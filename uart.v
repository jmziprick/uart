==> flow/design.v <==
module Tx(input wire clk, input wire reset, input wire [0:7]dataByte, input wire txStart, output reg tx);
	reg [0:13]counter = 0;  
	localparam MAX_TICK = 5208;
	reg [0:2]bitPos = 0;
	reg [1:0]state = 0;
	reg [1:0]nextState = 0;
	localparam [1:0]
		IDLE = 2'b00,
		START = 2'b01,
		DATA = 2'b10,
		STOP = 2'b11;
	always @(posedge clk, posedge reset)
	begin
		if(reset)
		begin
			counter <= 0;
			bitPos <= 0;
			nextState <= IDLE;
		end
		else
		begin
			state <= nextState;
			case(state)
				IDLE:
				begin
					tx <= 1'b1;
					bitPos <= 0;
					counter <= 0;
					if(txStart)
						nextState <= START;
				end
				START:
				begin
					tx <= 1'b0;
					counter <= counter + 1;
					if(counter == MAX_TICK)
					begin
						nextState <= DATA;
						counter <= 0;
					end
				end
				DATA:
				begin
					tx <= dataByte[bitPos];
					counter <= counter + 1;
					if(bitPos < 7 && counter == MAX_TICK)
					begin
						bitPos <= bitPos + 1;
						counter <= 0;
					end
					else if(bitPos == 7 && counter == MAX_TICK)
					begin
						nextState <= STOP;
						counter <= 0;
					end
				end
				STOP:
				begin
					tx <= 1'b1;
					if(txStart == 0)
						counter <= counter + 1;
					if(counter >= MAX_TICK)
					begin
						counter <= 0;
						nextState <= IDLE;
					end
				end
			endcase
		end
	end
endmodule
Reports on Tx
The steps from the RTL of Tx to its reports follow in flow order.
Line numbers count from 1 in the design file above.
Not given: -
Set-up
  top: Tx
  clock input: clk
  cell library: sky130hd
  timing corner: tt_025C_1v80

After elaboration
Yosys after proc, flatten, opt, wreduce and memory -nomap, before mapping. Memory bits, and registers merged into a memory's read port (data or address), are not among the register bits. Print and check cells are not counted. Equal cells are merged and count once.
Bit counts
  bits in registers: 22
  bits of input ports: 11
Cells by class
  $lt $le $gt $ge: 2
  equal/unequal tests: 12
  shift-type cells: 1
  reductions and logical operators: 9
  add/subtract/negate cells: 3
  muxes and demuxes: 15
Operators with widths (count)
  two-way mux 14 bit: 5
  parallel mux 14 bit (select 4 bit): 1
  adder 14 x 1 -> 14 bit with constant B: 1
  greater-or-equal comparator 14 x 13 -> 1 bit with constant B: 1
  equality test 14 x 13 -> 1 bit with constant B: 1
  inequality test 2 bit with constant B: 6
  two-way mux 2 bit: 5
  indexed select 8 x 4 -> 1 bit: 1
  parallel mux 2 bit (select 4 bit): 1
  AND reduction 6 bit: 1
  parallel mux 3 bit (select 2 bit): 1
  equality test 2 bit with constant B: 2
  AND reduction 2 bit: 2
  subtractor 3 x 3 -> 4 bit with constant A: 1
  nonzero test 4 bit: 1
  adder 3 x 1 -> 3 bit with constant B: 1
  < comparator 3 bit with constant B: 1
  equality test 3 bit with constant B: 1
  inequality test 3 bit with constant B: 1
  parallel mux 1 bit (select 3 bit): 1
  two-way mux 3 bit: 1
  logical AND 1 bit: 2
  equality test 2 x 1 -> 1 bit with constant B: 1
  logical NOT 2 bit: 1
  nonzero test 2 bit: 1
  OR reduction 2 bit: 1

Depth
Yosys ltp: most cells in a row. Word level: on the elaborated netlist, between registers, memories and ports. Mapped: between sequential cells and ports; inverters and the memories' decode and read muxes count.
Depth
  depth after elaboration: 5
  ABC_AREA: 0
  depth in mapped cells: 8
  mapped depth without buffers: 7

Netlist
Yosys stat after the flow's synthesis: flattened, memories mapped to cells. It holds for the ABC_AREA given above (unset counts as 0); a run with the other value may have another netlist.
Cells by type
  sky130_fd_sc_hd__dfrtp_1: count 19, area in all 475.456 um2
  sky130_fd_sc_hd__ha_1: count 8, area in all 100.096 um2
  sky130_fd_sc_hd__edfxtp_1: count 3, area in all 90.086 um2
  sky130_fd_sc_hd__o21ai_0: count 15, area in all 75.072 um2
  sky130_fd_sc_hd__nand4_1: count 11, area in all 68.816 um2
  sky130_fd_sc_hd__nand3_1: count 11, area in all 55.053 um2
  sky130_fd_sc_hd__a31oi_1: count 8, area in all 50.048 um2
  sky130_fd_sc_hd__nand2_1: count 13, area in all 48.797 um2
  sky130_fd_sc_hd__mux4_2: count 2, area in all 45.043 um2
  sky130_fd_sc_hd__inv_1: count 10, area in all 37.536 um2
  sky130_fd_sc_hd__a211oi_1: count 4, area in all 30.029 um2
  sky130_fd_sc_hd__mux2i_1: count 3, area in all 30.029 um2
  sky130_fd_sc_hd__o41ai_4: count 1, area in all 27.526 um2
  sky130_fd_sc_hd__nor2_1: count 7, area in all 26.275 um2
  sky130_fd_sc_hd__nor3_1: count 5, area in all 25.024 um2
  sky130_fd_sc_hd__nand4bb_1: count 2, area in all 22.522 um2
  sky130_fd_sc_hd__or3_4: count 2, area in all 22.522 um2
  sky130_fd_sc_hd__clkbuf_1: count 5, area in all 18.768 um2
Other cell types: 26; their cells: 32.
Synthesis totals
  buffer cells: 5
  mapped cells: 161
  chip area (Yosys): 1493.9 um2
  flip-flop cells: 22
  sequential part of the area: 565.5 um2

Timing after synthesis
Path of least setup slack by OpenSTA after synthesis, without wires, with an ideal clock, recovery checks aside; 20% of the period is set as input and as output delay. Where synthesis merged equal registers, the netlist keeps one of their names.
Path after synthesis
  path kind: reg-to-reg
  from: reg counter[6]
  to: reg nextState[1]
  clock period: 2.39 ns
  delay of the path: 2.192 ns
  driving pins on the path: 6
  launch time at the first pin: 0.000 ns
  path slack: 0.198 ns
  data arrival time: 2.067 ns
  synthesis period reached: 2.192 ns
"delay of the path" = arrival - input delay + setup time.
"driving pins on the path": output pins that drive a net of the path, with the launching flip-flop's if there is one; two outputs of one cell count as two.
"synthesis period reached" = period - worst setup slack (recovery checks aside). The figure is calculated, with input and output delays left at 20% of the set period.
The rows between start and end are the longest chain of elaborated cells between them; the timing report does not say that the signal goes this way. Where chains are equally long, one stands for them.
A line is the first line of the expression or statement that the cell stems from. Yosys adds cells for indexed reads and writes and turns some case tables into memories.
A register here has more assigning lines than the two given.
On the way, after synthesis
  cell sequence: sky130_fd_sc_hd__dfrtp_1 -> sky130_fd_sc_hd__or3_4 -> sky130_fd_sc_hd__o41ai_4 -> sky130_fd_sc_hd__nand3_2 -> sky130_fd_sc_hd__or3_4 -> sky130_fd_sc_hd__mux2_4
  cells in the longest elaborated chain: 5
Ends and longest elaborated chain, after synthesis
  start: declaration: line 2  | reg [0:13]counter = 0;
  start: assignment: line 35  | counter <= counter + 1;
  start: assignment: line 45  | counter <= counter + 1;
  equality test 14 x 13 -> 1 bit: line 51  | else if(bitPos == 7 && counter == MAX_TICK)
  logical AND 1 bit: line 51
  two-way mux 2 bit: line 51
  two-way mux 2 bit: line 46  | if(bitPos < 7 && counter == MAX_TICK)
  parallel mux 2 bit (select 4 bit): line 23  | case(state)
  end: assignment: line 18  | nextState <= IDLE;
  end: assignment: line 30  | nextState <= START;
  end: declaration: line 6  | reg [1:0]nextState = 0;

Timing after layout
From the final timing report of stored run 1: the path of least setup slack in the routed layout; clock arrival at registers is part of the times.
Path post-layout
  path kind: reg-to-reg
  from: reg counter[0]
  to: reg nextState[1]
  driving pins on the path: 6
  data arrival time: 2.27 ns
  launch time at the first pin: 0.30 ns
  clock period: 2.17 ns
  path slack: 0.11 ns
The rows between start and end are the longest chain of elaborated cells between them; the timing report does not say that the signal goes this way. Where chains are equally long, one stands for them.
A register here has more assigning lines than the two given.
On the way, post-layout
  cell sequence: sky130_fd_sc_hd__dfrtp_2 -> sky130_fd_sc_hd__nand4bb_4 -> sky130_fd_sc_hd__o41ai_4 -> sky130_fd_sc_hd__nand3_2 -> sky130_fd_sc_hd__or3_4 -> sky130_fd_sc_hd__mux2_4
  cells in the longest elaborated chain: 5
Ends and longest elaborated chain, post-layout
  start: declaration: line 2  | reg [0:13]counter = 0;
  start: assignment: line 35  | counter <= counter + 1;
  start: assignment: line 45  | counter <= counter + 1;
  equality test 14 x 13 -> 1 bit: line 51  | else if(bitPos == 7 && counter == MAX_TICK)
  logical AND 1 bit: line 51
  two-way mux 2 bit: line 51
  two-way mux 2 bit: line 46  | if(bitPos < 7 && counter == MAX_TICK)
  parallel mux 2 bit (select 4 bit): line 23  | case(state)
  end: assignment: line 18  | nextState <= IDLE;
  end: assignment: line 30  | nextState <= START;
  end: declaration: line 6  | reg [1:0]nextState = 0;

Subject: Tx on sky130hd, stored results

Hello all,

Settings and measured results of 2 stored flow runs for module Tx (sky130hd), not sorted in any way. The constraints put input and output delay at 20% of the set period each and load the outputs with 0.01 pF.
By "achieved clock period (ns)" is meant the clock period of the run minus its worst setup slack. This is arithmetic on one report: input and output delays are still those of the set period (20% each).
"worst setup path time (ns)" = time allowed to the worst setup path (clock period - input delay - output delay, where it has them) - its slack; a late launch clock adds to it, a late capture clock takes from it.
"finish__power__total" rests on the timing tool's default activity at the inputs, not on a simulated workload.

settings of stored run 1
{
  "period_ns": 2.17,
  "CORE_UTILIZATION": 49,
  "SETUP_SLACK_MARGIN": 0.52,
  "PLACE_DENSITY_LB_ADDON": 0.02,
  "CORE_ASPECT_RATIO": 1.19,
  "CELL_PAD_IN_SITES_DETAIL_PLACEMENT": 0,
  "TNS_END_PERCENT": 95,
  "ABC_AREA": 0,
  "CTS_CLUSTER_DIAMETER": 262,
  "SLEW_MARGIN": 20,
  "CAP_MARGIN": 20,
  "CORE_MARGIN": 2
}
report of stored run 1
yosys chip area after synthesis (um^2): 1493.9
finish__design__die__area: 3508.2
finish__design__instance__area__stdcell: 2103.3
finish__design__instance__utilization: 0.7344
finish__timing__setup__ws: 0.109
finish__timing__setup__tns: 0.000
finish__timing__hold__ws: 0.386
finish__power__total: 2.220e-03
achieved clock period (ns): 2.061
worst setup path time (ns): 2.06
worst setup path kind: reg-to-reg

settings of stored run 2
{
  "period_ns": 3.04,
  "CORE_UTILIZATION": 58,
  "PLACE_DENSITY_LB_ADDON": 0.26,
  "HOLD_SLACK_MARGIN": -0.04,
  "GPL_TIMING_DRIVEN": 1,
  "GPL_ROUTABILITY_DRIVEN": 0,
  "CTS_CLUSTER_SIZE": 79,
  "CAP_MARGIN": 20,
  "CORE_MARGIN": 2,
  "SLEW_MARGIN": 20
}
report of stored run 2
yosys chip area after synthesis (um^2): 1493.9
finish__design__die__area: 2997.6
finish__design__instance__area__stdcell: 1712.9
finish__design__instance__utilization: 0.6978
finish__timing__setup__ws: 0.766
finish__timing__setup__tns: 0.000
finish__timing__hold__ws: 0.477
finish__power__total: 1.275e-03
achieved clock period (ns): 2.274
worst setup path time (ns): 2.27
worst setup path kind: reg-to-reg

Thanks
