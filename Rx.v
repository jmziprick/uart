==> flow/design.v <==
`timescale 1ns / 1ps
module Rx(input wire clk, input wire reset, input wire rx, output wire [0:7]dataByte, output reg dataInEnable);
	reg [0:13]counter = 0;  
	localparam MAX_TICK = 5208;
	localparam [1:0]
		IDLE = 2'b00,
		START = 2'b01,
		DATA = 2'b10,
		STOP = 2'b11;
	reg [0:2]bitPos = 0;
	reg [0:7]dataBuff = 0;
	reg [1:0]state = 0;
	reg [1:0]nextState = 0;
	assign dataByte = dataBuff;
	always @(posedge clk, posedge reset)
	begin
		if(reset)
		begin
			nextState <= IDLE;
			counter <= 0;
			bitPos <= 0;
			dataBuff <= 0;
			dataInEnable <= 0;
		end
		else
		begin
			state <= nextState;
			case(state)
				IDLE:
				begin
					dataInEnable <= 1'b0;
					counter <= 0;
					bitPos <= 0;
					if(state == IDLE && rx == 0)
						nextState <= START;
				end
				START:
				begin
					counter <= counter + 1;
					if(counter == MAX_TICK / 2)
					begin
						if(rx == 0)  
						begin
							nextState <= DATA;
							counter <= 0;
						end
						else
							nextState <= IDLE;
					end
				end
				DATA:
				begin
					counter <= counter + 1;
					dataBuff[bitPos] <= rx;
					if(bitPos < 7 && counter == MAX_TICK)
					begin
						bitPos <= bitPos + 1;
						counter <= 0;
					end
					else if(bitPos == 7 && counter == MAX_TICK)
						nextState <= STOP;
				end
				STOP:
				begin
					dataInEnable <= 1'b1;
					counter <= counter + 1;
					if(counter == MAX_TICK)
					begin
						nextState <= IDLE;
						counter <= 0;
					end
				end
			endcase
		end
	end
endmodule
# From RTL to reports: Rx
# Tool output for the design above, in the order of the flow.
# Line numbers count from 1 in the design file above.
# Cell names lack the library's common part.
# A cell with - has no value.
# setup
top_module	Rx
clock_port	clk
cell_library	sky130hd
pvt_corner	tt_025C_1v80

# Elaborated design
# Source: Yosys, flattened and elaborated, memories not mapped. Widths are those after wreduce. Registers that Yosys merges into a memory's read port (data or address) are not register bits. Print and check cells do not count. Equal cells are merged and count once.
# bits
regBits	30
out_inout_bits	9
wordCells	55
# op_classes
n_addsub	4
compare	1
eq_ne	12
n_shift	2
muxes	16
logic	4
reduce_logical	10
# ops
op	n
14-bit parallel mux with 4-bit select	1
14-bit 2-to-1 mux	4
1-bit by 32-bit variable shift with 8-bit output	1
1-bit by 32-bit variable shift with 8-bit output with constant A	1
4-bit negation with 32-bit output	1
14-bit by 1-bit adder with 14-bit output with constant B	1
14-bit by 12-bit == test with 1-bit output with constant B	1
14-bit by 13-bit == test with 1-bit output with constant B	1
2-bit inequality test with constant B	6
2-bit 2-to-1 mux	6
8-bit AND	1
8-bit OR	1
8-bit NOT	1
2-bit parallel mux with 4-bit select	1
8-bit 2-to-1 mux	1
6-bit AND reduction	1
3-bit parallel mux with 2-bit select	1
2-bit == test with constant B	2
2-bit nonzero test	2
3-bit by 3-bit subtractor with 4-bit output with constant A	1
4-bit nonzero test	1
1-bit logical AND	3
3-bit by 1-bit adder with 3-bit output with constant B	1
3-bit less-than comparator with constant B	1
3-bit == test with constant B	1
3-bit OR reduction	1
3-bit 2-to-1 mux	1
2-bit by 1-bit == test with 1-bit output with constant B	1
# Other operator kinds: 4; their cells: 4.

# Depth
# Depth = most cells in a row (Yosys ltp): at word level without a register or memory, in the mapped netlist without a sequential cell, where the memories' decode and read muxes count.
# depth
word_depth	7
ABC_AREA	0
depth_mapped	8
depth_no_buf	7

# Synthesis result
# Yosys stat after the flow's synthesis: flattened, memories mapped to cells. It holds for the ABC_AREA given above (unset counts as 0); a run with the other value may have another netlist.
# mapped
mapped_cells	151
mapped_area_um2	1579.0
seq_area_um2	760.7
ff_cells	30
# types
cell_type	n
dfrtp_1	28
ha_1	11
o21ai_0	20
xor2_1	8
nor2_1	18
edfxtp_1	2
inv_1	11
nand2_1	10
mux2_2	3
nand4_1	5
xnor2_1	3
nand3_1	5
nor4b_4	1
o31ai_4	1
and2_1	3
and3_1	3
o21a_1	2
a211oi_2	1
# Not listed: further types 15, cells in them 16.

# Worst setup path after synthesis
# OpenSTA on the mapped netlist: ideal clock, no wires. The path of least setup slack (recovery checks aside). Input and output delay are each 20% of the period. Register names are those of the netlist, which keeps one name where synthesis merged equal registers.
# synth_path
kind	register to register
from	register counter[13]
to	register nextState[1]
clock_period_ns	3.46
launch_ns	0.000
arrival_time_ns	1.755
required_time_ns	3.335
setup_slack_ns	1.580
delay_ns	1.880
path_stages	8
path_buffers	0
period_less_setup_slack_ns	1.88
# "delay_ns" is the arrival time less input delay plus setup time.
# "path_stages": output pins that drive a net of the path, with the launching flip-flop's if there is one; two outputs of one cell count as two.
# "period_less_setup_slack_ns" = period - worst setup slack (recovery checks aside). The figure is calculated, with input and output delays left at 20% of the set period.
# The rows between start and end are the longest chain of elaborated cells between them; the timing report does not say that the signal goes this way. Where chains are equally long, one stands for them.
# Each line given opens the expression or statement behind the cell; cells for indexed reads and writes are added by Yosys, which also makes memories of some case tables.
# At most two assigning lines are given for a register; there are more.
# synth_via
cell_sequence	dfrtp_1 inv_1 ha_1 nor4b_4 nand4_1 a22o_1 a211oi_2 mux2_2
elab_chain_len	5
cone_cells	14
# synth_lines
item	line_no	source
from (decl)	3	reg [0:13]counter = 0;
from (assign)	39	counter <= counter + 1;
from (assign)	53	counter <= counter + 1;
14-bit by 13-bit == test with 1-bit output	60	else if(bitPos == 7 && counter == MAX_TICK)
1-bit logical AND	60
2-bit 2-to-1 mux	60
2-bit 2-to-1 mux	55	if(bitPos < 7 && counter == MAX_TICK)
2-bit parallel mux with 4-bit select	28	case(state)
to (assign)	19	nextState <= IDLE;
to (assign)	35	nextState <= START;
to (decl)	13	reg [1:0]nextState = 0;

# Path in the finished layout
# From the final timing report of job 1: the path of least setup slack in the routed layout; clock arrival at registers is part of the times.
# layout_path
kind	register to register
from	register counter[13]
to	register counter[9]
clock_period_ns	2.98
launch_ns	0.28
arrival_time_ns	2.35
required_time_ns	3.12
setup_slack_ns	0.77
path_stages	8
path_buffers	0
# The rows between start and end are the longest chain of elaborated cells between them; the timing report does not say that the signal goes this way. Where chains are equally long, one stands for them.
# At most two assigning lines are given for a register; there are more.
# layout_via
cell_sequence	dfrtp_1 inv_1 ha_1 nor4b_4 nand4_2 a22o_1 o31ai_4 nor3_1
elab_chain_len	4
cone_cells	9
# layout_lines
item	line_no	source
from (decl)	3	reg [0:13]counter = 0;
from (assign)	39	counter <= counter + 1;
from (assign)	53	counter <= counter + 1;
14-bit by 1-bit adder with 14-bit output	39
14-bit 2-to-1 mux	42	if(rx == 0)
14-bit 2-to-1 mux	40	if(counter == MAX_TICK / 2)
14-bit parallel mux with 4-bit select	28	case(state)
to (assign)	39
to (assign)	53
to (decl)	3

# Record of 2 stored runs of the RTL-to-layout flow on Rx, platform sky130hd. The runs are unordered. Constraints: input delay and output delay 20% of the set period each, output load 0.01 pF.
# "achieved_period_ns": clock period set for the run, less the worst setup slack. It is reckoned from that one timing run; input and output delays stay at 20% of the period that was set.
# "worst_path_time_ns": the worst setup path's part of the clock period (all of it between registers, 20% less for each end at a port) less its slack. A launch clock that arrives late makes it longer, a capture clock that arrives late makes it shorter.
# "design_power_mw" is the tool's figure for a default switching activity; nothing was simulated.
# Settings: . = not set for that run.
run name	period_ns	CORE_UTILIZATION	PLACE_DENSITY_LB_ADDON	CORE_ASPECT_RATIO	CORE_MARGIN	CELL_PAD_IN_SITES_DETAIL_PLACEMENT	GPL_ROUTABILITY_DRIVEN	CTS_CLUSTER_SIZE	CTS_CLUSTER_DIAMETER	CAP_MARGIN	MIN_ROUTING_LAYER	MAX_ROUTING_LAYER	SLEW_MARGIN	fin_ws_ns	layout_stdcell_area_um2	worst_path_time_ns	timing.worst_path_kind	total_negative_slack_ns	design_power_mw	achieved_period_ns	die_area_um2	ws_hold_ns	yosys.chip_area_um2
job 1	2.98	29	0.11	1.62	2	0	0	36	341	40	met2	met5	20	0.769	1874.3	2.21	register to register	0.000	1.125	2.211	6068.6	0.459	1579.0
job 2	3.56	40	.	.	2	.	.	.	.	20	.	.	20	1.374	1821.8	2.19	register to register	0.000	0.8949	2.186	4466.2	0.448	1579.0
